==> flow/design.v <==
module viterbidecoding (
    input wire clk,       
    input wire reset,     
    input wire in,        
    output reg [5:4] a1recieved_out, a2recieved_out,
    output reg [3:2] a3recieved_out, a4recieved_out, b3recieved_out, b4recieved_out,
    output reg [1:0] a5recieved_out, a6recieved_out, c5recieved_out, c6recieved_out,
    output reg [1:0] d5recieved_out, d6recieved_out, b5recieved_out, b6recieved_out,
    output reg [5:0] final_output
);
    reg [5:0] expected_out = 6'b010000;
    parameter a = 2'b00, b = 2'b01, c = 2'b10, d = 2'b11;
    reg [1:0] cst, nst;
    reg [3:0] x, y, z, w, p, q, r, s, t, u, v, v1, e, f;
    always @(posedge clk or posedge reset) begin
        if (reset) begin
            cst <= a;
            a1recieved_out <= 2'b00;
            a2recieved_out <= 2'b00;
            a3recieved_out <= 2'b00;
            a4recieved_out <= 2'b00;
            a5recieved_out <= 2'b00;
            a6recieved_out <= 2'b00;
            b3recieved_out <= 2'b00;
            b4recieved_out <= 2'b00;
            b5recieved_out <= 2'b00;
            b6recieved_out <= 2'b00;
            c5recieved_out <= 2'b00;
            c6recieved_out <= 2'b00;
            d5recieved_out <= 2'b00;
            d6recieved_out <= 2'b00;
            final_output <= 6'b000000;
        end else begin
            case (cst)
                a: begin
                    if (in == 0) begin
                        nst = a;
                        a1recieved_out = 2'b01;
                        a3recieved_out = 2'b10;
                        a5recieved_out = 2'b11;
                    end else begin
                        nst = b;
                        a2recieved_out = 2'b11;
                        a4recieved_out = 2'b10;
                        a6recieved_out = 2'b01;
                    end
                end
                b: begin
                    if (in == 0) begin
                        nst = c;
                        b3recieved_out = 2'b10;
                        b5recieved_out = 2'b01;
                    end else begin
                        nst = d;
                        b4recieved_out = 2'b11;
                        b6recieved_out = 2'b10;
                    end
                end
                c: begin
                    if (in == 0) begin
                        nst = a;
                        c5recieved_out = 2'b01;
                    end else begin
                        nst = b;
                        c6recieved_out = 2'b11;
                    end
                end
                d: begin
                    if (in == 0) begin
                        nst = c;
                        d5recieved_out = 2'b10;
                    end else begin
                        nst = d;
                        d6recieved_out = 2'b01;
                    end
                end
            endcase
            cst <= nst;
            x = (expected_out[5] ^ a1recieved_out[5]) + (expected_out[4] ^ a1recieved_out[4]);
            y = (expected_out[5] ^ a2recieved_out[5]) + (expected_out[4] ^ a2recieved_out[4]);
            z = (expected_out[3] ^ a3recieved_out[3]) + (expected_out[2] ^ a3recieved_out[2]);
            w = (expected_out[3] ^ a4recieved_out[3]) + (expected_out[2] ^ a4recieved_out[2]);
            p = (expected_out[1] ^ a5recieved_out[1]) + (expected_out[0] ^ a5recieved_out[0]);
            q = (expected_out[1] ^ a6recieved_out[1]) + (expected_out[0] ^ a6recieved_out[0]);
            r = (expected_out[3] ^ b3recieved_out[3]) + (expected_out[2] ^ b3recieved_out[2]);
            s = (expected_out[3] ^ b4recieved_out[3]) + (expected_out[2] ^ b4recieved_out[2]);
            t = (expected_out[1] ^ b5recieved_out[1]) + (expected_out[0] ^ b5recieved_out[0]);
            u = (expected_out[1] ^ b6recieved_out[1]) + (expected_out[0] ^ b6recieved_out[0]);
            v = (expected_out[1] ^ c5recieved_out[1]) + (expected_out[0] ^ c5recieved_out[0]);
            v1 = (expected_out[1] ^ c6recieved_out[1]) + (expected_out[0] ^ c6recieved_out[0]);
            e = (expected_out[1] ^ d5recieved_out[1]) + (expected_out[0] ^ d5recieved_out[0]);
            f = (expected_out[1] ^ d6recieved_out[1]) + (expected_out[0] ^ d6recieved_out[0]);
            final_output = {x, y, z, w, p, q};
        end
    end
endmodule
Tool chain data of viterbidecoding --
What the tools print for viterbidecoding, step after step. Line numbers count from 1 in the design file above. Cell names lack the library's common part. Not given: n/a
Inputs: top module viterbidecoding, clock clk, library sky130hd, corner tt_025C_1v80

After elaboration --
Counts by Yosys on the flattened word-level netlist (proc, flatten, opt, wreduce; memories kept). Register bits leave out memories and registers merged into their read ports (data or address). Print and check cells are left out.
Storage and ports: output and inout port bits 34, word-level cells 72, register bits 36, input bits 3
Operators by class: bitwise operators 4, equal/unequal tests 11, reductions and logical operators 15, multiplexer cells 24, $add $sub $neg 2
Operators with widths (count):
- 2-bit 2-to-1 mux | 19
- 2-bit != test with constant B | 8
- 2-bit AND reduction | 8
- 3-bit OR reduction | 4
- 2-bit case mux with 2-bit select | 3
- 1-bit by 1-bit adder with 2-bit output | 2
- 1-bit NOT | 4
- 2-bit == test with constant B | 2
- 2-bit OR reduction | 2
- 2-bit by 1-bit == test with 1-bit output with constant B | 1
- 2-bit logical NOT | 1
- 1-bit 2-to-1 mux | 2

Depth --
Longest topological path by Yosys (ltp), each cell counted once; first at word level (registers and memories cut), then after technology mapping (sequential cells cut; the memories' decode and read muxes count).
Depth: depth in word-level cells 4, ABC_AREA 0, depth in mapped cells 3

Mapped cells and area --
Yosys stat after the flow's synthesis: flattened, memories mapped to cells. It holds for the ABC_AREA given above (unset counts as 0); a run with the other value may have another netlist.
Mapped netlist: synthesis area 863.3 um^2, mapped cells 74, buffer cells 19, area of sequential cells 501.7 um^2, flip-flop cells 20
Cell types:
- dfrtp_1 | count 19, total area 475.456 um^2
- buf_4 | count 18, total area 135.13 um^2
- a21o_1 | count 9, total area 67.565 um^2
- dfstp_2 | count 1, total area 26.275 um^2
- ha_1 | count 2, total area 25.024 um^2
- nand2b_1 | count 4, total area 25.024 um^2
- nor3_1 | count 4, total area 20.019 um^2
- nand2_1 | count 4, total area 15.014 um^2
- o21bai_1 | count 2, total area 15.014 um^2
- nor2_1 | count 3, total area 11.261 um^2
- and3b_1 | count 1, total area 8.758 um^2
- a21boi_0 | count 1, total area 7.507 um^2
- nor2b_1 | count 1, total area 6.256 um^2
- nor4_1 | count 1, total area 6.256 um^2
- or3_1 | count 1, total area 6.256 um^2
- buf_2 | count 1, total area 5.005 um^2
- conb_1 | count 1, total area 3.754 um^2
- inv_1 | count 1, total area 3.754 um^2

Path before layout --
Path of least setup slack by OpenSTA after synthesis, without wires, with an ideal clock, recovery checks aside; 20% of the period is set as input and as output delay. Where synthesis merged equal registers, the netlist keeps one of their names.
Timing post-synthesis: path type register to register, start register cst, end register final_output[4], period 1.23 ns, required time 1.104 ns, delay of the path 1.328 ns, slack -0.098 ns, setup time 0.126 ns, launch time at the first pin 0.000 ns, stages on the path 4, arrival time 1.202 ns, synthesis period reached 1.328 ns
"delay of the path" is the arrival time less input delay plus setup time. "stages on the path" counts driving pins, that of a launching flip-flop among them; a cell with two outputs on the path counts twice. "synthesis period reached" is the clock period less the worst setup slack; recovery checks do not enter. This is arithmetic on one report: input and output delays are still those of the set period (20% each). An end named without its bit number is one bit of that signal or, where synthesis recoded a state register, one of its new flip-flops.
On the way, post-synthesis: cells stage by stage dfrtp_1 or3_1 o21bai_1 ha_1
RTL lines, path post-synthesis:
- from (decl) | line 13 | reg [1:0] cst, nst;
- from (assign) | line 17 | cst <= a;
- from (assign) | line 78 | cst <= nst;
- to (assign) | line 32 | final_output <= 6'b000000;
- to (assign) | line 93 | final_output = {x, y, z, w, p, q};
- to (decl) | line 9 | output reg [5:0] final_output
No chain of elaborated cells between the ends is given.

Timing after layout --
From the final timing report of record 1: the path of least setup slack in the routed layout; clock arrival at registers is part of the times.
Timing after layout: path type register to register, start register cst, end register final_output[4], stages on the path 4, slack -0.35 ns, period 0.992 ns, launch time at the first pin 0.25 ns, arrival time 1.48 ns, required time 1.13 ns, setup time 0.11 ns
An end named without its bit number is one bit of that signal or, where synthesis recoded a state register, one of its new flip-flops. Between the ends stands the longest chain of elaborated cells between them, by number of cells; it is not shown to be the way that was timed. Of several equally long chains one is given. A line is the first line of the expression or statement that the cell stems from. Yosys adds cells for indexed reads and writes and turns some case tables into memories.
On the way, after layout: cells stage by stage dfrtp_2 or3_4 o21bai_4 ha_1, length of the longest elaborated chain 4, elaborated cells on any way between the ends 7, RTL lines with such cells 2, classes of those cells add/sub (1); eq/ne (3); mux (1); reduce/logical (2)
RTL lines, path after layout:
- from (decl) | line 13 | reg [1:0] cst, nst;
- from (assign) | line 17 | cst <= a;
- from (assign) | line 78 | cst <= nst;
- 2-bit == test | line 34 | case (cst)
- 3-bit OR reduction
- 2-bit case mux with 2-bit select | line 34
- 1-bit by 1-bit adder with 2-bit output | line 83 | p = (expected_out[1] ^ a5recieved_out[1]) + (expected_out[0] ^ a5recieved_out[0]);
- to (assign) | line 32 | final_output <= 6'b000000;
- to (assign) | line 93 | final_output = {x, y, z, w, p, q};
- to (decl) | line 9 | output reg [5:0] final_output

Appendix: measured runs

Settings and measured results of 2 stored flow runs for module viterbidecoding (sky130hd), not sorted in any way. The constraints put input and output delay at 20% of the set period each and load the outputs with 0.01 pF.
"time on the worst setup path" = time allowed to the worst setup path (clock period - input delay - output delay, where it has them) - its slack; a late launch clock adds to it, a late capture clock takes from it.
"power consumption" rests on the timing tool's default activity at the inputs, not on a simulated workload.

* Record 1 | settings: period_ns 0.992; CORE_UTILIZATION 18; SETUP_SLACK_MARGIN 0.12; CORE_ASPECT_RATIO 1.5; CORE_MARGIN 4; CELL_PAD_IN_SITES_GLOBAL_PLACEMENT 2; GPL_TIMING_DRIVEN 0; GPL_ROUTABILITY_DRIVEN 1; SLEW_MARGIN 10; MAX_ROUTING_LAYER met4; CAP_MARGIN 20 | results: time on the worst setup path 1.34 ns; critical path type register to register; utilization after routing 0.358; area of the die 5,991.1 um^2; total negative slack on setup checks -3.304 ns; setup slack of the worst path -0.351 ns; power consumption 1,770 µW; netlist area reported by Yosys 863.3 um^2
* Record 2 | settings: period_ns 1.58; CORE_UTILIZATION 21; CAP_MARGIN 20; CORE_MARGIN 2; SLEW_MARGIN 20 | results: total negative slack on setup checks 0.000 ns; area of the die 4,639.6 um^2; time on the worst setup path 1.19 ns; critical path type register to output; netlist area reported by Yosys 863.3 um^2; setup slack of the worst path 0.072 ns; power consumption 950.8 µW; utilization after routing 0.292
